==> flow/design.v <==
`timescale 1ns/100ps
`default_nettype none
module CSConversion (
	input  logic            Clock,
   input  logic            Resetn,
	input  logic CS_en,
	input wire [31:0] Yi,
	input logic [31:0] Ui,
	input logic [31:0] Vi,
	output logic R_flag,
	output logic  G_flag,
	output logic  B_flag,
	output logic [7:0] Ro,
	output logic [7:0] Go,
	output logic [7:0] Bo,
	output logic [7:0] Ro_reg,
	output logic [7:0] Go_reg,
	output logic [7:0] Bo_reg,
	input logic [3:0] sync_state,
	input logic force_state
);
enum logic [1:0] {
	Idle,
	Process
} top_state_type;
reg [31:0] Y_result; 
reg [31:0] U_intermediary;
logic [2:0] async_stage_counter;
logic [2:0] stage_counter;
logic [31:0] op1;
logic [31:0] op2;
reg [31:0] mult_result;
logic [31:0] sum;
assign stage_counter = force_state ? sync_state : async_stage_counter;
Multiplier mult_unit_C (
.Mult_op_1(op1),
.Mult_op_2(op2),
.Mult_result(mult_result)
);
always_comb begin
	op1 = 0;
	op2 = 0;
	Ro = 0;
	Go = 0;
	Bo = 0;
	R_flag = 0;
	G_flag = 0;
	B_flag = 0;
	sum = 0;
	case(stage_counter)
		3'd0:begin
			op1 = (Yi-32'd16);												
			op2 = 32'd76284;
		end
		3'd1:begin
			op1 = (Vi-32'd128);
			op2 = 32'd104595;
			sum = Y_result + mult_result;
			if(sum[31])
				Ro = 8'd0;
			else if(|sum[30:24] )
				Ro = 8'd255;
			else 
				Ro = sum[23:16];
			R_flag = 1;
		end
		3'd2:begin
			op1 = (Ui-32'd128);
			op2 = 32'd25624;
		end
		3'd3:begin
			op1 = (Vi-32'd128);
			op2 = 32'd53281;
			sum = Y_result - U_intermediary - mult_result;
			if(sum[31])
				Go = 8'd0;
			else if(|sum[30:24] )
				Go = 8'd255;
			else 
				Go = sum[23:16];
			G_flag = 1;
		end
		3'd4:begin
			op1 = (Ui-32'd128);
			op2 = 32'd132251;
			sum = Y_result + mult_result;
			if(sum[31])
				Bo = 8'd0;
			else if(|sum[30:24] )
				Bo = 8'd255;
			else 
				Bo = sum[23:16];
			B_flag = 1;
		end
		default:begin
			Ro = 0;
			Go = 0;
			Bo = 0;
			R_flag = 0;
			G_flag = 0;
			B_flag = 0;
			sum = 0;
		end
	endcase
end
always_ff @(posedge Clock or negedge Resetn) begin
	if(!Resetn)begin
		top_state_type <=Idle;
		Y_result <= 32'd0;
		U_intermediary <= 32'd0;
		async_stage_counter <= 3'd0;
	end else begin
		case(top_state_type)
			Idle:begin
			async_stage_counter <= 3'd0;
				if(CS_en)begin
					top_state_type <= Process;
					Y_result <= mult_result;
				end
			end
			Process:begin
				case(stage_counter)
					3'd0:begin
						Y_result <= mult_result;
						if(!force_state)
							async_stage_counter <= async_stage_counter +3'd1;
					end
					3'd1:begin
						Ro_reg <= Ro;
						if(!force_state)
							async_stage_counter <= async_stage_counter +3'd1;
					end
					3'd2:begin
						U_intermediary <= mult_result;
						if(!force_state)
							async_stage_counter <= async_stage_counter +3'd1;
					end
					3'd3:begin
						Go_reg <= Go;
						if(!force_state)
							async_stage_counter <= async_stage_counter +3'd1;
					end
					3'd4:begin
						Bo_reg <= Bo;
						if(!force_state)
							async_stage_counter <= async_stage_counter +3'd1;
						if(!CS_en)
							top_state_type <= Idle;
					end
					3'd5:begin
						if(!force_state)
							async_stage_counter <= 3'd0;
					end
				endcase
			end
		endcase
	end
end
endmodule
`timescale 1ns/100ps
`default_nettype none
module Multiplier (
	input logic signed [31:0] Mult_op_1, 
	input logic signed [31:0] Mult_op_2,
	output logic signed [31:0] Mult_result,
	output logic signed[63:0] Mult_result_long
);
assign Mult_result_long = Mult_op_1 * Mult_op_2;
assign Mult_result = Mult_result_long[31:0];
endmodule
# Step by step through the tools: CSConversion
# Tool output for the design above, in the order of the flow.
# Line numbers count from 1 in the design file above.
# Operators carry their Yosys type and port widths (W data, S select, Z words).
# Library cell names are shortened.
inputs:
  top_module: "CSConversion"
  clock_port: "Clock"
  cell_library: "sky130hd"
  lib_corner: "tt_025C_1v80"

# Word level
# Source: Yosys, flattened and elaborated, memories not mapped. Widths are those after wreduce. Registers that Yosys merges into a memory's read port (data or address) are not register bits. Print and check cells do not count. Equal cells are merged and count once.
classes:
  n_reduce_logical: 15
  n_mul: 1
  n_eq: 13
  mux: 24
  n_addsub: 7
ops:
  columns: ["op", "count"]
  rows:
  - ["$mul A32 B19 Y32", 1]
  - ["$pmux W32 S3", 1]
  - ["$pmux W18 S5", 1]
  - ["$sub A32 B32 Y32", 2]
  - ["$sub A32 B8 Y32 const B", 2]
  - ["$pmux W32 S2", 1]
  - ["$mux W32", 2]
  - ["$mux W8", 7]
  - ["$add A32 B32 Y32", 1]
  - ["$sub A32 B5 Y32 const B", 1]
  - ["$reduce_or A7 Y1", 2]
  - ["$reduce_and A3 Y1", 4]
  - ["$pmux W3 S2", 2]
  - ["$mux W3", 3]
  - ["$reduce_and A4 Y1", 2]
  - ["$ne A7 B2 Y1 const B", 1]
  - ["$eq A3 B2 Y1 const B", 2]
  - ["$eq A3 B3 Y1 const B", 2]
  - ["$ne A3 B3 Y1 const B", 2]
  - ["$mux W2", 3]
  - ["$reduce_or A5 Y1", 1]
  - ["$ne A2 B1 Y1 const B", 2]
  - ["$ne A2 B2 Y1 const B", 2]
  - ["$reduce_or A2 Y1", 2]
  - ["$pmux W2 S2", 1]
  - ["$add A3 B1 Y3 const B", 1]
  - ["$eq A3 B1 Y1 const B", 1]
  - ["$logic_not A3 Y1", 1]
# Not listed: further kinds 5, cells in them 7.
word_totals:
  regBits: 93
  out_inout_bits: 51
  inputBits: 104

# Longest topological paths
# Longest topological path by Yosys (ltp), each cell counted once; first at word level (registers and memories cut), then after technology mapping (sequential cells cut; the memories' decode and read muxes count).
depth:
  ltp_word: 10
  abc_area: 0
  depth_mapped: 51

# Mapped cells and area
# The flow's flattened synthesis, as Yosys stat reports it; memories are mapped. The netlist is that of the ABC_AREA named above (0 if unset); the other value can give another one.
# Totals and module areas in this step are rounded.
synth_totals:
  cells: 2372
  ffs: 93
  mapped_area_um2: 20600
types:
  columns: ["cell", "count", "area_total_um2"]
  rows:
  - ["fa_1", 337, 6746.47]
  - ["ha_1", 175, 2189.6]
  - ["inv_1", 566, 2.12E+03]
  - ["dfrtp_1", 68, 1.7E+03]
  - ["nand2_1", 226, 848.314]
  - ["edfxtp_1", 24, 720.691]
  - ["nor2_1", 180, 675.648]
  - ["xnor2_1", 67, 586.813]
  - ["xor2_1", 56, 490.47]
  - ["o21ai_0", 85, 425.408]
  - ["a21oi_1", 73, 365.35]
  - ["mux2_2", 30, 337.824]
  - ["a21o_1", 36, 270.259]
  - ["and2_1", 35, 218.96]
  - ["clkbuf_1", 55, 206.448]
  - ["mux2i_1", 20, 200.192]
  - ["nor3_1", 34, 170.163]
  - ["or2_2", 26, 162.656]
# Other cell types: 69; their cells: 279.
# The figures by module come from a second, unflattened synthesis with its own total; it is not the netlist above.
unflattened:
  hier_cells: 4941
  hier_area_um2: 45600
# Each row is one instance without its submodules.
by_module:
  columns: ["mod", "cells", "n_inst", "area_um2", "mod_seq_area_um2"]
  rows:
  - ["Multiplier", 3927, 1, 36700, 0.0]
  - ["CSConversion", 1014, 1, 8870, 2450]

# Worst setup path after synthesis
# OpenSTA on the mapped netlist: ideal clock, no wires. The path of least setup slack (recovery checks aside). Input and output delay are each 20% of the period. Register names are those of the netlist, which keeps one name where synthesis merged equal registers.
synth_path:
  path_type: "in2out"
  start: "input port force_state"
  end: "output port Go[6]"
  t_required_ns: 21.280
  path_slack_ns: 4.257
  out_delay_ns: 5.320
  clock_period_ns: 26.6
  launch_ns: 5.320
  arrival_time_ns: 17.023
  delay_ns: 11.703
  driving_pins: 50
  period_less_setup_slack_ns: 22.343
# "delay_ns" is the arrival time less input delay plus setup time.
# At an output port there is no setup time.
# "driving_pins" counts driving pins, that of a launching flip-flop among them; a cell with two outputs on the path counts twice.
# "period_less_setup_slack_ns" = period - worst setup slack (recovery checks aside). The figure is calculated, with input and output delays left at 20% of the set period.
# Between the ends stands the longest chain of elaborated cells between them, by number of cells; it is not shown to be the way that was timed. Of several equally long chains one is given.
# Each line given opens the expression or statement behind the cell; cells for indexed reads and writes are added by Yosys, which also makes memories of some case tables.
synth_via:
  cell_sequence: "clkbuf_1 -> nor2_1 -> a32oi_1 -> clkbuf_1 -> clkbuf_1 -> buf_1 -> mux2i_1 -> ha_1 -> buf_2 -> or3b_2 -> or2_2 -> mux2_2 -> nor2_1 -> xnor2_1 -> nor2_1 -> nor2_1 -> o21ai_0 -> nand2_1 -> (+14 left out) -> a21oi_1 -> nand2_1 -> o21ai_0 -> o21ai_0 -> a21o_1 -> a21oi_1 -> xor2_1 -> inv_1 -> fa_1 -> inv_1 -> ha_1 -> a21oi_1 -> o21ai_0 -> nor4_1 -> nand3_1 -> a21o_1 -> nor4_1 -> a21oi_1"
  elab_chain_len: 10
  cone_cells: 16
synth_lines:
  columns: ["item", "line_no", "source"]
  rows:
  - ["start, declared", 20, "input logic force_state"]
  - ["$mux W3", 34, "assign stage_counter = force_state ? sync_state : async_stage_counter;"]
  - ["$eq A3 B3 Y1", 50, "case(stage_counter)"]
  - ["$reduce_or A2 Y1", null, null]
  - ["$pmux W32 S3", 50, null]
  - ["$mul A32 B19 Y32", 168, "assign Mult_result_long = Mult_op_1 * Mult_op_2;"]
  - ["$sub A32 B32 Y32", 74, "sum = Y_result - U_intermediary - mult_result;"]
  - ["$reduce_or A7 Y1", 77, "else if(|sum[30:24] )"]
  - ["$mux W8", 77, null]
  - ["$mux W8", 75, "if(sum[31])"]
  - ["$mux W8", 50, null]
  - ["end, declared", 14, "output logic [7:0] Go,"]
# Some nets on the timed path still bear RTL names; the line given drives or declares the net.
synth_named_nets:
  columns: ["net", "line_no"]
  rows:
  - ["mult_result[29]", 168]

# Worst path after layout
# Path of least setup slack in the final report of job 1 (OpenROAD, finished layout, wires in). Where an end is a register, its clock arrival counts in the times.
layout_path:
  path_type: "in2out"
  start: "input port sync_state[2]"
  end: "output port Go[1]"
  out_delay_ns: 4.28
  launch_ns: 4.28
  driving_pins: 57
  arrival_time_ns: 14.79
  clock_period_ns: 21.4
  t_required_ns: 17.12
  path_slack_ns: 2.33
# Between the ends stands the longest chain of elaborated cells between them, by number of cells; it is not shown to be the way that was timed. Of several equally long chains one is given.
layout_via:
  cell_sequence: "buf_12 -> xor2_4 -> a32oi_4 -> clkbuf_8 -> clkbuf_16 -> buf_12 -> mux2i_4 -> ha_2 -> buf_6 -> nand3_4 -> nor2_4 -> xor2_2 -> buf_4 -> buf_4 -> buf_4 -> buf_6 -> buf_4 -> buf_4 -> (+21 left out) -> o211ai_1 -> buf_4 -> o21a_1 -> nor2_1 -> xnor2_2 -> xor2_1 -> ha_1 -> ha_1 -> inv_1 -> o21bai_1 -> a41o_4 -> a311oi_4 -> o21ai_4 -> mux2i_2 -> mux2i_4 -> buf_12 -> a21oi_4 -> buf_6"
  elab_chain_len: 10
  cone_cells: 16
layout_lines:
  columns: ["item", "line_no", "source"]
  rows:
  - ["start, declared", 19, "input logic [3:0] sync_state,"]
  - ["$mux W3", 34, "assign stage_counter = force_state ? sync_state : async_stage_counter;"]
  - ["$eq A3 B3 Y1", 50, "case(stage_counter)"]
  - ["$reduce_or A2 Y1", null, null]
  - ["$pmux W32 S3", 50, null]
  - ["$mul A32 B19 Y32", 168, "assign Mult_result_long = Mult_op_1 * Mult_op_2;"]
  - ["$sub A32 B32 Y32", 74, "sum = Y_result - U_intermediary - mult_result;"]
  - ["$reduce_or A7 Y1", 77, "else if(|sum[30:24] )"]
  - ["$mux W8", 77, null]
  - ["$mux W8", 75, "if(sum[31])"]
  - ["$mux W8", 50, null]
  - ["end, declared", 14, "output logic [7:0] Go,"]

# Measured data: module CSConversion, platform sky130hd, 2 stored runs of the flow under differing settings, order arbitrary. Input and output delays are each 20% of the period that was set; the output load is 0.01 pF.
# "worstPathTime_ns": the worst setup path's part of the clock period (all of it between registers, 20% less for each end at a port) less its slack. A launch clock that arrives late makes it longer, a capture clock that arrives late makes it shorter.
# The measured numbers are rounded.
runs:
  - name: "job 1"
    settings:
      period_ns: 21.4
      CORE_UTILIZATION: 27
      SETUP_SLACK_MARGIN: 2.61
      PLACE_DENSITY_LB_ADDON: 0.06
      CORE_MARGIN: 6
      GPL_TIMING_DRIVEN: 0
      GPL_ROUTABILITY_DRIVEN: 1
      CAP_MARGIN: 15
      MAX_ROUTING_LAYER: "met5"
      SLEW_MARGIN: 20
    results:
      synth_chip_area_um2: 20600
      die_footprint_um2: 83000
      post_route_stdcell_area_um2: 26700
      setup_worst_slack_ns: 2.33
      setupTns_ns: 0.000
      worstPathTime_ns: 10.51
      worst_path_kind: "in2out"
  - name: "job 2"
    settings:
      period_ns: 37.2
      CORE_UTILIZATION: 49
      SETUP_SLACK_MARGIN: 3.91
      PLACE_DENSITY_LB_ADDON: 0.27
      CELL_PAD_IN_SITES_GLOBAL_PLACEMENT: 1
      CELL_PAD_IN_SITES_DETAIL_PLACEMENT: 1
      TNS_END_PERCENT: 100
      GPL_TIMING_DRIVEN: 1
      GPL_ROUTABILITY_DRIVEN: 1
      CAP_MARGIN: 0
      MIN_ROUTING_LAYER: "met1"
      CORE_MARGIN: 2
      SLEW_MARGIN: 20
    results:
      synth_chip_area_um2: 20600
      die_footprint_um2: 43700
      post_route_stdcell_area_um2: 23000
      setup_worst_slack_ns: 8.20
      setupTns_ns: 0.000
      worstPathTime_ns: 14.12
      worst_path_kind: "in2out"
